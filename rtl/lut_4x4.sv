==> flow/design.v <==
module lut_4x4
(
  input  logic                clk_i,
  input  logic                rstn_i,
  input  logic                cfg_en_i,
  input  logic                cfg_update_i,
  input  logic         [15:0] cfg_lut_i,
  input  logic          [3:0] signal_i,
  output logic                signal_o
);
  logic                r_active;
  logic         [15:0] r_lut;
  always_ff @(posedge clk_i or negedge rstn_i) begin : proc_r_lut
    if(~rstn_i) begin
      r_lut    <= 0;
    end else begin
      if ( (cfg_en_i && !r_active) || cfg_update_i )  
      begin
        r_lut    <= cfg_lut_i;
      end
    end
  end
  always_ff @(posedge clk_i or negedge rstn_i) begin : proc_r_active
    if(~rstn_i) begin
      r_active <= 0;
    end else 
    begin     
      if (cfg_en_i && !r_active)
        r_active <= 1'b1;
      else if (!cfg_en_i && r_active)
        r_active <= 1'b0;
    end
  end
  always_comb begin : proc_signal_o
    signal_o = 1'b0;
    for (int i=0;i<16;i++)
    begin
      if (i == signal_i)
        signal_o = r_lut[i];
    end
  end
endmodule  
# == Tool chain data of lut_4x4 ==
# Tool output for the design above, in the order of the flow.
# Line numbers count from 1 in the design file above.
# Operators carry their Yosys type and port widths (W data, S select, Z words).
# Cell names lack the library's common part.
# A cell with - has no value.
# setup
top_module,lut_4x4
clock,clk_i
lib,sky130hd
pvt_corner,tt_025C_1v80

# == Elaborated design ==
# Counts by Yosys on the flattened word-level netlist (proc, flatten, opt, wreduce; memories kept). Register bits leave out memories and registers merged into their read ports (data or address). Print and check cells are left out. Cells with the same type and inputs are merged into one.
# op_classes
n_addsub,0
mul,0
n_div,0
compare,0
n_eq,15
n_shift,0
n_mux,18
bitwise,0
n_reduce_logical,7
# op_table
cell,count
$eq A4 B4 Y1 const A,8
$mux W1,18
$eq A3 B4 Y1 const A,4
$eq A2 B4 Y1 const A,2
$eq A1 B4 Y1 const A,1
$logic_not A4 Y1,1
$logic_and A1 B1 Y1,2
$logic_not A1 Y1,2
$reduce_bool A2 Y1,1
$logic_or A1 B1 Y1,1
# bits
register_bits,17
latch_bits,0
ramBits,0
rom_bits,0
clocked_rd_ports_x_width,0
memories,0
in_bits,24
out_inout_bits,1
word_cells,42

# == Depth ==
# Depth = most cells in a row (Yosys ltp): at word level without a register or memory, in the mapped netlist without a sequential cell, where the memories' decode and read muxes count.
# logic_depth
word_depth,17
abc_area,0
mapped_depth,5
ltp_nobuf,4

# == Netlist ==
# Yosys stat after the flow's synthesis: flattened, memories mapped to cells. It holds for the ABC_AREA given above (unset counts as 0); a run with the other value may have another netlist.
# synth_totals
cell_count,54
area_um2,812.0
seqArea_um2,425.4
ff_cells,17
n_buf,3
# types
type,count,area_total_um2
dfrtp_1,17,425.408
mux2_2,17,191.434
mux4_1,3,78.826
mux2i_1,3,30.029
a21oi_1,3,15.014
nor3_1,3,15.014
ha_1,1,12.512
buf_6,1,11.261
buf_2,2,10.01
a211oi_1,1,7.507
a21boi_0,1,7.507
inv_1,1,3.754
nor2_1,1,3.754

# == Worst setup path after synthesis ==
# Source: OpenSTA report_checks on the synthesized netlist (no wires, ideal clock, input and output delay 20% of the period each), path of least setup slack; recovery checks are left aside. Register names are those of the netlist, which keeps one name where synthesis merged equal registers.
# synth_path
kind,input-to-output
startpoint,input port signal_i[0]
endpoint,output port signal_o
tclk_ns,1.9
input_delay_ns,0.380
output_delay_ns,0.380
t_first_pin_ns,0.380
t_arrival_ns,1.360
required_ns,1.520
setup_slack_ns,0.160
delay_ns,0.980
path_stages,5
n_path_buf,1
period_less_setup_slack_ns,1.74
# "delay_ns" is the arrival time less input delay plus setup time.
# At an output port there is no setup time.
# "path_stages" counts driving pins, that of a launching flip-flop among them; a cell with two outputs on the path counts twice.
# "period_less_setup_slack_ns" is the clock period less the worst setup slack; recovery checks do not enter. This is arithmetic on one report: input and output delays are still those of the set period (20% each).
# The rows between start and end are the longest chain of elaborated cells between them; the timing report does not say that the signal goes this way. Where chains are equally long, one stands for them.
# A line is the first line of the expression or statement that the cell stems from. Yosys adds cells for indexed reads and writes and turns some case tables into memories.
# synth_between
path_cell_list,buf_6 mux4_1 mux2i_1 a21oi_1 a21boi_0
elab_chain_len,17
cone_cells,32
cone_lines,1
cone_classes,eq/ne (15); mux (16); reduce/logical (1)
# synth_lines
item,line_no,text
from (decl),8,"input  logic          [3:0] signal_i,"
$logic_not A4 Y1,38,if (i == signal_i)
$mux W1 (16 in a row),38,
to (decl),9,output logic                signal_o

# == Timing after layout ==
# Path of least setup slack in the final report of flow run 1 (OpenROAD, finished layout, wires in). Where an end is a register, its clock arrival counts in the times.
# layout_path
kind,input-to-output
startpoint,input port signal_i[0]
endpoint,output port signal_o
tclk_ns,2.87
input_delay_ns,0.57
output_delay_ns,0.57
t_first_pin_ns,0.57
t_arrival_ns,1.72
required_ns,2.30
setup_slack_ns,0.58
path_stages,6
n_path_buf,2
# The rows between start and end are the longest chain of elaborated cells between them; the timing report does not say that the signal goes this way. Where chains are equally long, one stands for them.
# layout_between
path_cell_list,buf_4 mux4_1 mux2i_1 a21oi_1 a21boi_0 clkbuf_2
elab_chain_len,17
cone_cells,32
cone_lines,1
cone_classes,eq/ne (15); mux (16); reduce/logical (1)
# layout_lines
item,line_no,text
from (decl),8,"input  logic          [3:0] signal_i,"
$logic_not A4 Y1,38,if (i == signal_i)
$mux W1 (16 in a row),38,
to (decl),9,output logic                signal_o

## Implementation results

Measured results for lut_4x4: 2 stored runs of the Yosys and OpenROAD flow on sky130hd. The settings differ; the order carries no meaning. The constraints put input and output delay at 20% of the set period each and load the outputs with 0.01 pF.
"critical_path_time_ns" means the part of the period allowed to the worst setup path (the constraints hold back 20% at inputs and 20% at outputs) less its slack; where the path has registers, the arrival times of their clocks count too.
"final_power_uw": no workload was simulated; the value follows from the tool's default switching activity.

Flow run 1, flow files:
==> flow/run.sh <==
#!/bin/bash
# the make line also repeats the synthesis and layout settings of config.mk as NAME=value (left out here)
make -C /OpenROAD-flow-scripts/flow DESIGN_CONFIG=/design/flow/config.mk WORK_HOME=/design/flow/orfs CLKGATE_MAP_FILE= finish
==> flow/config.mk <==
export PLATFORM = sky130hd
export DESIGN_NAME = lut_4x4
export DESIGN_NICKNAME = lut_4x4
export VERILOG_FILES = /design/flow/design.v
export SDC_FILE = /design/flow/constraint.sdc
export NUM_CORES = 4
export LEC_CHECK = 0
export ABC_AREA = 0
export CAP_MARGIN = 20
export CELL_PAD_IN_SITES_DETAIL_PLACEMENT = 1
export CELL_PAD_IN_SITES_GLOBAL_PLACEMENT = 1
export CORE_ASPECT_RATIO = 0.56
export CORE_MARGIN = 2
export CORE_UTILIZATION = 24
export CTS_CLUSTER_SIZE = 79
export GPL_ROUTABILITY_DRIVEN = 1
export PLACE_DENSITY_LB_ADDON = 0.08
export SETUP_SLACK_MARGIN = 0.42
export SLEW_MARGIN = 0
export TNS_END_PERCENT = 100
==> flow/constraint.sdc <==
create_clock -name core_clock -period 2.87 [get_ports {clk_i}]
set_input_delay 0.5740 -clock core_clock [delete_from_list [all_inputs] [get_ports {clk_i}]]
set_output_delay 0.5740 -clock core_clock [all_outputs]
set_load 0.01 [all_outputs]

==> results of flow run 1, as CSV <==
result,value
final_power_uw,654.2
design.die.area_um2,3884.6
hold_worst_slack_ns,0.509
finish.stdcell_area_um2,1138.6
final_setup_tns_ns,0.000
ws_setup_ns,0.576
utilization_frac,0.361
post_synth_area_um2,812.0
critical_path_time_ns,1.15
timing.worst_path_kind,"input-to-output"

Flow run 2, flow files:
==> flow/run.sh <==
#!/bin/bash
# the make line also repeats the synthesis and layout settings of config.mk as NAME=value (left out here)
make -C /OpenROAD-flow-scripts/flow DESIGN_CONFIG=/design/flow/config.mk WORK_HOME=/design/flow/orfs CLKGATE_MAP_FILE= finish
==> flow/config.mk <==
export PLATFORM = sky130hd
export DESIGN_NAME = lut_4x4
export DESIGN_NICKNAME = lut_4x4
export VERILOG_FILES = /design/flow/design.v
export SDC_FILE = /design/flow/constraint.sdc
export NUM_CORES = 4
export LEC_CHECK = 0
export CAP_MARGIN = 10
export CELL_PAD_IN_SITES_DETAIL_PLACEMENT = 0
export CELL_PAD_IN_SITES_GLOBAL_PLACEMENT = 2
export CORE_MARGIN = 2
export CORE_UTILIZATION = 54
export GPL_ROUTABILITY_DRIVEN = 0
export GPL_TIMING_DRIVEN = 0
export MIN_ROUTING_LAYER = met1
export PLACE_DENSITY_LB_ADDON = 0.23
export SETUP_SLACK_MARGIN = 0.07
export SLEW_MARGIN = 10
export TNS_END_PERCENT = 95
==> flow/constraint.sdc <==
create_clock -name core_clock -period 1.36 [get_ports {clk_i}]
set_input_delay 0.2720 -clock core_clock [delete_from_list [all_inputs] [get_ports {clk_i}]]
set_output_delay 0.2720 -clock core_clock [all_outputs]
set_load 0.01 [all_outputs]

Flow run 2: stopped before the end: placement reported FLW-0024
